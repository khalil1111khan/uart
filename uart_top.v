==> flow/design.v <==
module uart_rx_dynamic(
    input wire clk,                  
    input wire rst,                
    input wire rx,
    input wire [31:0] baud_rate,                       
    output reg [7:0] rx_data,            
    output reg rx_ready                  
);
    parameter clk_frq = 100000000;
    localparam IDLE   = 3'b000;
    localparam START  = 3'b001;
    localparam DATA   = 3'b010;
    localparam STOP   = 3'b011;
    reg [2:0] state;                     
    reg [3:0] bit_index;                 
    reg [7:0] shift_reg;                 
    reg [15:0] baud_counter;             
    reg [31:0] baud_tick_count;
    reg [31:0] prev_baud_rate;
      always @(posedge clk or posedge rst) begin
            if (rst) begin
                baud_tick_count <= clk_frq / 9600;   
                prev_baud_rate <= 9600;
            end else if (baud_rate != prev_baud_rate && state == IDLE) begin
                baud_tick_count <= clk_frq / baud_rate;
                prev_baud_rate <= baud_rate;
            end
      end
    always @(posedge clk or posedge rst) begin
        if (rst) begin
            state <= IDLE;
            rx_data <= 8'b0;
            bit_index <= 4'b0;
            rx_ready <= 1'b0;
            shift_reg <= 8'b0;
            baud_counter <= 16'd0;
        end else begin
            case (state)
                IDLE: begin
                    rx_ready <= 1'b0;         
                    baud_counter <= 16'd0;    
                    if (rx == 1'b0) begin     
                        state <= START;
                    end
                end
                START: begin
                    if (baud_counter == baud_tick_count / 2) begin  
                        if (rx == 1'b0) begin  
                            state <= DATA;
                            bit_index <= 4'b0;   
                            baud_counter <= 16'd0;
                        end else begin
                            state <= IDLE;       
                        end
                    end else begin
                        baud_counter <= baud_counter + 1;
                    end
                end
                DATA: begin
                    if (baud_counter == baud_tick_count - 1) begin
                        baud_counter <= 16'd0;
                        shift_reg <= {rx, shift_reg[7:1]};   
                        if (bit_index == 7) begin
                            state <= STOP;       
                        end else begin
                            bit_index <= bit_index + 1;
                        end
                    end else begin
                        baud_counter <= baud_counter + 1;
                    end
                end
                STOP: begin
                    if (baud_counter == baud_tick_count - 1) begin
                        baud_counter <= 16'd0;
                        if (rx == 1'b1) begin   
                            rx_data <= shift_reg;  
                            rx_ready <= 1'b1;      
                        end
                        state <= IDLE;           
                    end else begin
                        baud_counter <= baud_counter + 1;
                    end
                end
                default: state <= IDLE;
            endcase
        end
    end
endmodule
module uart_top_dynamic(
    input wire clk,
    input wire rst,
    input wire rx,
    input wire [31:0] baud_rate,
    output wire [7:0] rx_data,
    output wire rx_ready,
    output wire tx,
    output reg [7:0] led_output
);
    wire tx_busy;
    reg tx_start_int;
    uart_tx_dynamic tx_inst (
        .clk(clk),
        .rst(rst),
        .tx_start(tx_start_int),
        .baud_rate(baud_rate),
        .tx_data(rx_data),
        .Tx(tx),
        .tx_busy(tx_busy)
    );
    uart_rx_dynamic rx_inst (
        .clk(clk),
        .rst(rst),
        .rx(rx),
        .baud_rate(baud_rate),
        .rx_data(rx_data),
        .rx_ready(rx_ready)
    );
    always @(posedge clk or posedge rst) begin
        if (rst) begin
            led_output <= 8'b0;
            tx_start_int <= 1'b0;
        end else begin
            if (rx_ready) begin
                led_output <= rx_data;   
                if (!tx_busy) begin
                    tx_start_int <= 1'b1;   
                end
            end else begin
                tx_start_int <= 1'b0;   
            end
        end
    end
endmodule
module uart_tx_dynamic(
    input clk,
    input rst,
    input tx_start,
    input wire [31:0] baud_rate,
    input [7:0] tx_data,
    output reg Tx,
    output reg tx_busy     
);
    parameter clk_frq = 100000000;     
    localparam IDLE  = 3'b000;
    localparam START = 3'b001;
    localparam DATA  = 3'b010;
    localparam STOP  = 3'b011;
    reg [2:0] state;                
    reg [15:0] baud_count;          
    reg [3:0] bit_index;            
    reg [7:0] shift_reg;            
    reg [31:0] baud_tick_count;
    reg [31:0] prev_baud_rate;
    always @(posedge clk or posedge rst) begin
        if (rst) begin
            baud_tick_count <= clk_frq / 9600;   
            prev_baud_rate <= 9600;
        end else if (baud_rate != prev_baud_rate && state == IDLE) begin
            baud_tick_count <= clk_frq / baud_rate;
            prev_baud_rate <= baud_rate;
        end
    end
    always @(posedge clk or posedge rst) begin
        if (rst) begin
            state <= IDLE;
            baud_count <= 16'b0;
            bit_index <= 4'b0;
            shift_reg <= 8'b0;
            Tx <= 1'b1;             
            tx_busy <= 1'b0;
        end else begin
            case (state)
                IDLE: begin
                    Tx <= 1'b1;      
                    tx_busy <= 1'b0;
                    if (tx_start) begin
                        shift_reg <= tx_data;    
                        baud_count <= 16'b0;     
                        bit_index <= 4'b0;
                        tx_busy <= 1'b1;
                        state <= START;         
                    end
                end
                START: begin
                    Tx <= 1'b0;      
                    if (baud_count < baud_tick_count - 1) begin
                        baud_count <= baud_count + 1;
                    end else begin
                        baud_count <= 0;
                        state <= DATA;          
                    end
                end
                DATA: begin
                    Tx <= shift_reg[0];          
                    if (baud_count < baud_tick_count - 1) begin
                        baud_count <= baud_count + 1;
                    end else begin
                        baud_count <= 0;
                        shift_reg <= shift_reg >> 1;   
                        bit_index <= bit_index + 1;
                        if (bit_index == 7) begin
                            state <= STOP;        
                        end
                    end
                end
                STOP: begin
                    Tx <= 1'b1;                  
                    if (baud_count < baud_tick_count - 1) begin
                        baud_count <= baud_count + 1;
                    end else begin
                        baud_count <= 0;
                        state <= IDLE;           
                        tx_busy <= 1'b0;         
                    end
                end
                default: state <= IDLE;
            endcase
        end
    end
endmodule
# From RTL to reports: uart_top_dynamic
# The steps from the RTL of uart_top_dynamic to its reports follow in flow order.
# Lines are those of the file above, counted from 1.
# Cell names lack the library's common part.
# The mark -- stands for no value.
# setup
design,uart_top_dynamic
clk_port,clk
library,sky130hd
corner,tt_025C_1v80

# After elaboration
# Yosys after proc, flatten, opt, wreduce and memory -nomap, before mapping. Memory bits, and registers merged into a memory's read port (data or address), are not among the register bits. Print and check cells are not counted.
# word_totals
reg_bits,210
inputBits,35
output_inout_bits,18
word_cells,117
# op_classes
add_sub_neg,6
div,1
cmp,1
equal,27
muxes,40
reduce_logical,24
# ops
cell,n
27-bit by 32-bit divider with 32-bit output (first input constant),1
16-bit two-way mux,5
32-bit by 1-bit subtractor with 32-bit output (second input constant),2
32-bit inequality test,2
16-bit case mux with 3-bit select,1
16-bit by 1-bit adder with 16-bit output (second input constant),2
16-bit by 32-bit less-than comparator with 1-bit output,1
16-bit by 32-bit equality test with 1-bit output,1
16-bit case mux with 2-bit select,1
16-bit by 31-bit equality test with 1-bit output,1
3-bit two-way mux,10
3-bit case mux with 4-bit select,2
4-bit two-way mux,6
2-bit inequality test (second input constant),9
8-bit case mux with 2-bit select,1
4-bit case mux with 2-bit select,2
8-bit two-way mux,2
5-bit AND reduction,3
3-bit by 2-bit equality test with 1-bit output (second input constant),4
2-bit by 1-bit inequality test with 1-bit output (second input constant),5
3-bit AND reduction,3
2-bit AND reduction,4
2-bit nonzero test,4
4-bit by 1-bit adder with 4-bit output (second input constant),2
4-bit by 3-bit equality test with 1-bit output (second input constant),2
4-bit nonzero test,2
3-bit by 1-bit equality test with 1-bit output (second input constant),2
3-bit logical NOT,2
# Not listed: further kinds 9, cells in them 17.

# Longest topological paths
# Longest topological path by Yosys (ltp), each cell counted once; first at word level (registers and memories cut), then after technology mapping (sequential cells cut; the memories' decode and read muxes count).
# depth
word_depth,4
ABC_AREA,0
ltp_mapped,329
ltp_nobuf,292

# Mapped cells and area
# Source: synth_stat.txt of the flow (Yosys; design flattened, memories mapped). It holds for the ABC_AREA given above (unset counts as 0); a run with the other value may have another netlist.
# The area totals of this step are shown rounded.
# types
type,n,type_area_um2
ha_1,516,6.46E+03
dfrtp_1,191,4.78E+03
nand2_1,664,2492.39
o21ai_0,495,2.48E+03
a21oi_1,448,2242.15
xnor2_1,256,2242.15
nor2_1,527,1.98E+03
xor2_1,214,1.87E+03
a21o_1,195,1.46E+03
o21a_1,157,1178.63
mux2_2,104,1.17E+03
nand3_1,157,785.754
clkbuf_1,205,769.488
nor3_1,145,725.696
inv_1,192,720.691
a211oi_1,87,653.126
a31oi_1,103,644.368
o211ai_1,84,630.605
# Other cell types: 83; their cells: 1273.
# mapped
stdcells,6013
yosys_area_um2,43400
seqArea_um2,5330
flip_flops,212
n_buf,239
# By module: a second synthesis without flattening, with its own total; a netlist apart from the flattened one above.
# hier_totals
cells_unflattened,10795
area_unflattened_um2,75300
# Rows give one instance, submodules left out.
# modules
mod,n_inst,n_cells,area_um2,seq_area_um2
uart_rx_dynamic,1,5408,37600,2640
uart_tx_dynamic,1,5366,37300,2470
uart_top_dynamic,1,21,372,225

# Timing after synthesis
# OpenSTA on the mapped netlist: ideal clock, no wires. The path of least setup slack (recovery checks aside). Input and output delay are each 20% of the period. Register names are those of the netlist, which keeps one name where synthesis merged equal registers.
# synth_path
path_type,in2reg
startpoint,in baud_rate[0]
endpoint,reg rx_inst.baud_tick_count[0]
tclk_ps,91000
in_delay_ps,18200
setup_ps,130
t_first_pin_ps,18200
arrival_time_ps,87628
required_time_ps,90870
setup_slack_ps,3242
path_delay_ps,69558
stages,300
n_path_buf,60
synth_period_reached_ps,87758
# "path_delay_ps" is the arrival time less input delay plus setup time.
# "stages": output pins that drive a net of the path, with the launching flip-flop's if there is one; two outputs of one cell count as two.
# "synth_period_reached_ps" = period - worst setup slack (recovery checks aside). The figure is calculated, with input and output delays left at 20% of the set period.
# synth_via
path_cell_list,clkbuf_1 -> buf_2 -> buf_1 -> clkbuf_1 -> buf_2 -> buf_1 -> clkbuf_1 -> clkbuf_1 -> xor2_1 -> nor2_1 -> ha_1 -> or4b_2 -> nand3_1 -> nor2_1 -> ha_1 -> o21a_1 -> o31a_1 -> o21ai_0 -> (+264 left out) -> o21ai_0 -> and2_1 -> clkbuf_1 -> buf_1 -> nor2_1 -> a21o_1 -> ha_1 -> a21o_1 -> a21o_1 -> a21oi_1 -> nor2b_1 -> o21ai_0 -> nand2b_1 -> a21oi_1 -> o21ai_0 -> nor3_1 -> a311o_1 -> o21ai_0
cells_between,3
classes_between,1 x div; 1 x eq/ne; 1 x reduce/logical
# synth_lines
element,line,text
start: declaration,93,"input wire [31:0] baud_rate,"
end: assignment,22,baud_tick_count <= clk_frq / 9600;
end: assignment,25,baud_tick_count <= clk_frq / baud_rate;
end: declaration,18,reg [31:0] baud_tick_count;
# Chain of elaborated cells between the ends: none given.

# Path in the finished layout
# From the final timing report of flow run B: the path of least setup slack in the routed layout; clock arrival at registers is part of the times.
# The path's times are printed in steps of 10 ps; the period is the one set.
# layout_path
path_type,in2reg
startpoint,in baud_rate[31]
endpoint,reg rx_inst.baud_tick_count[0]
tclk_ps,91900
in_delay_ps,18380
setup_ps,90
t_first_pin_ps,18380
arrival_time_ps,89130
required_time_ps,92340
setup_slack_ps,3210
stages,280
n_path_buf,24
# layout_via
path_cell_list,clkdlybuf4s50_1 -> nor4_1 -> and3_1 -> buf_4 -> and2_1 -> buf_4 -> nand2_1 -> nor2_1 -> o21ai_0 -> nor2_1 -> ha_1 -> or4b_2 -> nand3_1 -> nor2_1 -> ha_1 -> o21a_1 -> o31a_1 -> o21ai_1 -> (+244 left out) -> o31ai_1 -> o21ai_1 -> nand2_1 -> o21ai_1 -> nand2_4 -> a2111oi_1 -> nor3_1 -> ha_1 -> a21o_1 -> a21oi_1 -> nor2b_1 -> o21ai_0 -> nand2b_1 -> a21oi_1 -> o21ai_0 -> nor2_1 -> a311o_1 -> o21ai_0
cells_between,3
classes_between,1 x div; 1 x eq/ne; 1 x reduce/logical
# layout_lines
element,line,text
start: declaration,93,"input wire [31:0] baud_rate,"
end: assignment,22,baud_tick_count <= clk_frq / 9600;
end: assignment,25,baud_tick_count <= clk_frq / baud_rate;
end: declaration,18,reg [31:0] baud_tick_count;
# Chain of elaborated cells between the ends: none given.

Data sheet: physical implementation of uart_top_dynamic

Measured results for uart_top_dynamic: 2 stored runs of the Yosys and OpenROAD flow on sky130hd. The settings differ; the order carries no meaning. The constraints put input and output delay at 20% of the set period each and load the outputs with 0.01 pF.
By "achieved_period_ps" is meant the clock period of the run minus its worst setup slack. This is arithmetic on one report: input and output delays are still those of the set period (20% each).
The measured numbers are rounded.

Flow run A, flow files:
==> flow/run.sh <==
#!/bin/bash
# the make line also repeats the synthesis and layout settings of config.mk as NAME=value (left out here)
make -C /OpenROAD-flow-scripts/flow DESIGN_CONFIG=/design/flow/config.mk WORK_HOME=/design/flow/orfs CLKGATE_MAP_FILE= finish
==> flow/config.mk <==
export PLATFORM = sky130hd
export DESIGN_NAME = uart_top_dynamic
export DESIGN_NICKNAME = uart_top_dynamic
export VERILOG_FILES = /design/flow/design.v
export SDC_FILE = /design/flow/constraint.sdc
export NUM_CORES = 4
export LEC_CHECK = 0
export CAP_MARGIN = 25
export CORE_ASPECT_RATIO = 0.72
export CORE_MARGIN = 2
export CORE_UTILIZATION = 68
export PLACE_DENSITY_LB_ADDON = 0.13
export SLEW_MARGIN = 20
export TNS_END_PERCENT = 100
==> flow/constraint.sdc <==
create_clock -name core_clock -period 51.4 [get_ports {clk}]
set_input_delay 10.2800 -clock core_clock [delete_from_list [all_inputs] [get_ports {clk}]]
set_output_delay 10.2800 -clock core_clock [all_outputs]
set_load 0.01 [all_outputs]

Flow run A: not finished: placement ended with error DPL-0038

Flow run B, flow files:
==> flow/run.sh <==
#!/bin/bash
# the make line also repeats the synthesis and layout settings of config.mk as NAME=value (left out here)
make -C /OpenROAD-flow-scripts/flow DESIGN_CONFIG=/design/flow/config.mk WORK_HOME=/design/flow/orfs CLKGATE_MAP_FILE= finish
==> flow/config.mk <==
export PLATFORM = sky130hd
export DESIGN_NAME = uart_top_dynamic
export DESIGN_NICKNAME = uart_top_dynamic
export VERILOG_FILES = /design/flow/design.v
export SDC_FILE = /design/flow/constraint.sdc
export NUM_CORES = 4
export LEC_CHECK = 0
export CAP_MARGIN = 20
export CORE_MARGIN = 2
export CORE_UTILIZATION = 63
export SLEW_MARGIN = 20
==> flow/constraint.sdc <==
create_clock -name core_clock -period 91.9 [get_ports {clk}]
set_input_delay 18.3800 -clock core_clock [delete_from_list [all_inputs] [get_ports {clk}]]
set_output_delay 18.3800 -clock core_clock [all_outputs]
set_load 0.01 [all_outputs]

==> results of flow run B, as CSV <==
result,value
final_util_pct,69.0
synthesis_area_um2,43400
final_die_area_um2,71000
achieved_period_ps,88687
final_hold_ws_ps,472
finish.stdcell_area_um2,47200
worstSetupSlack_ps,3210
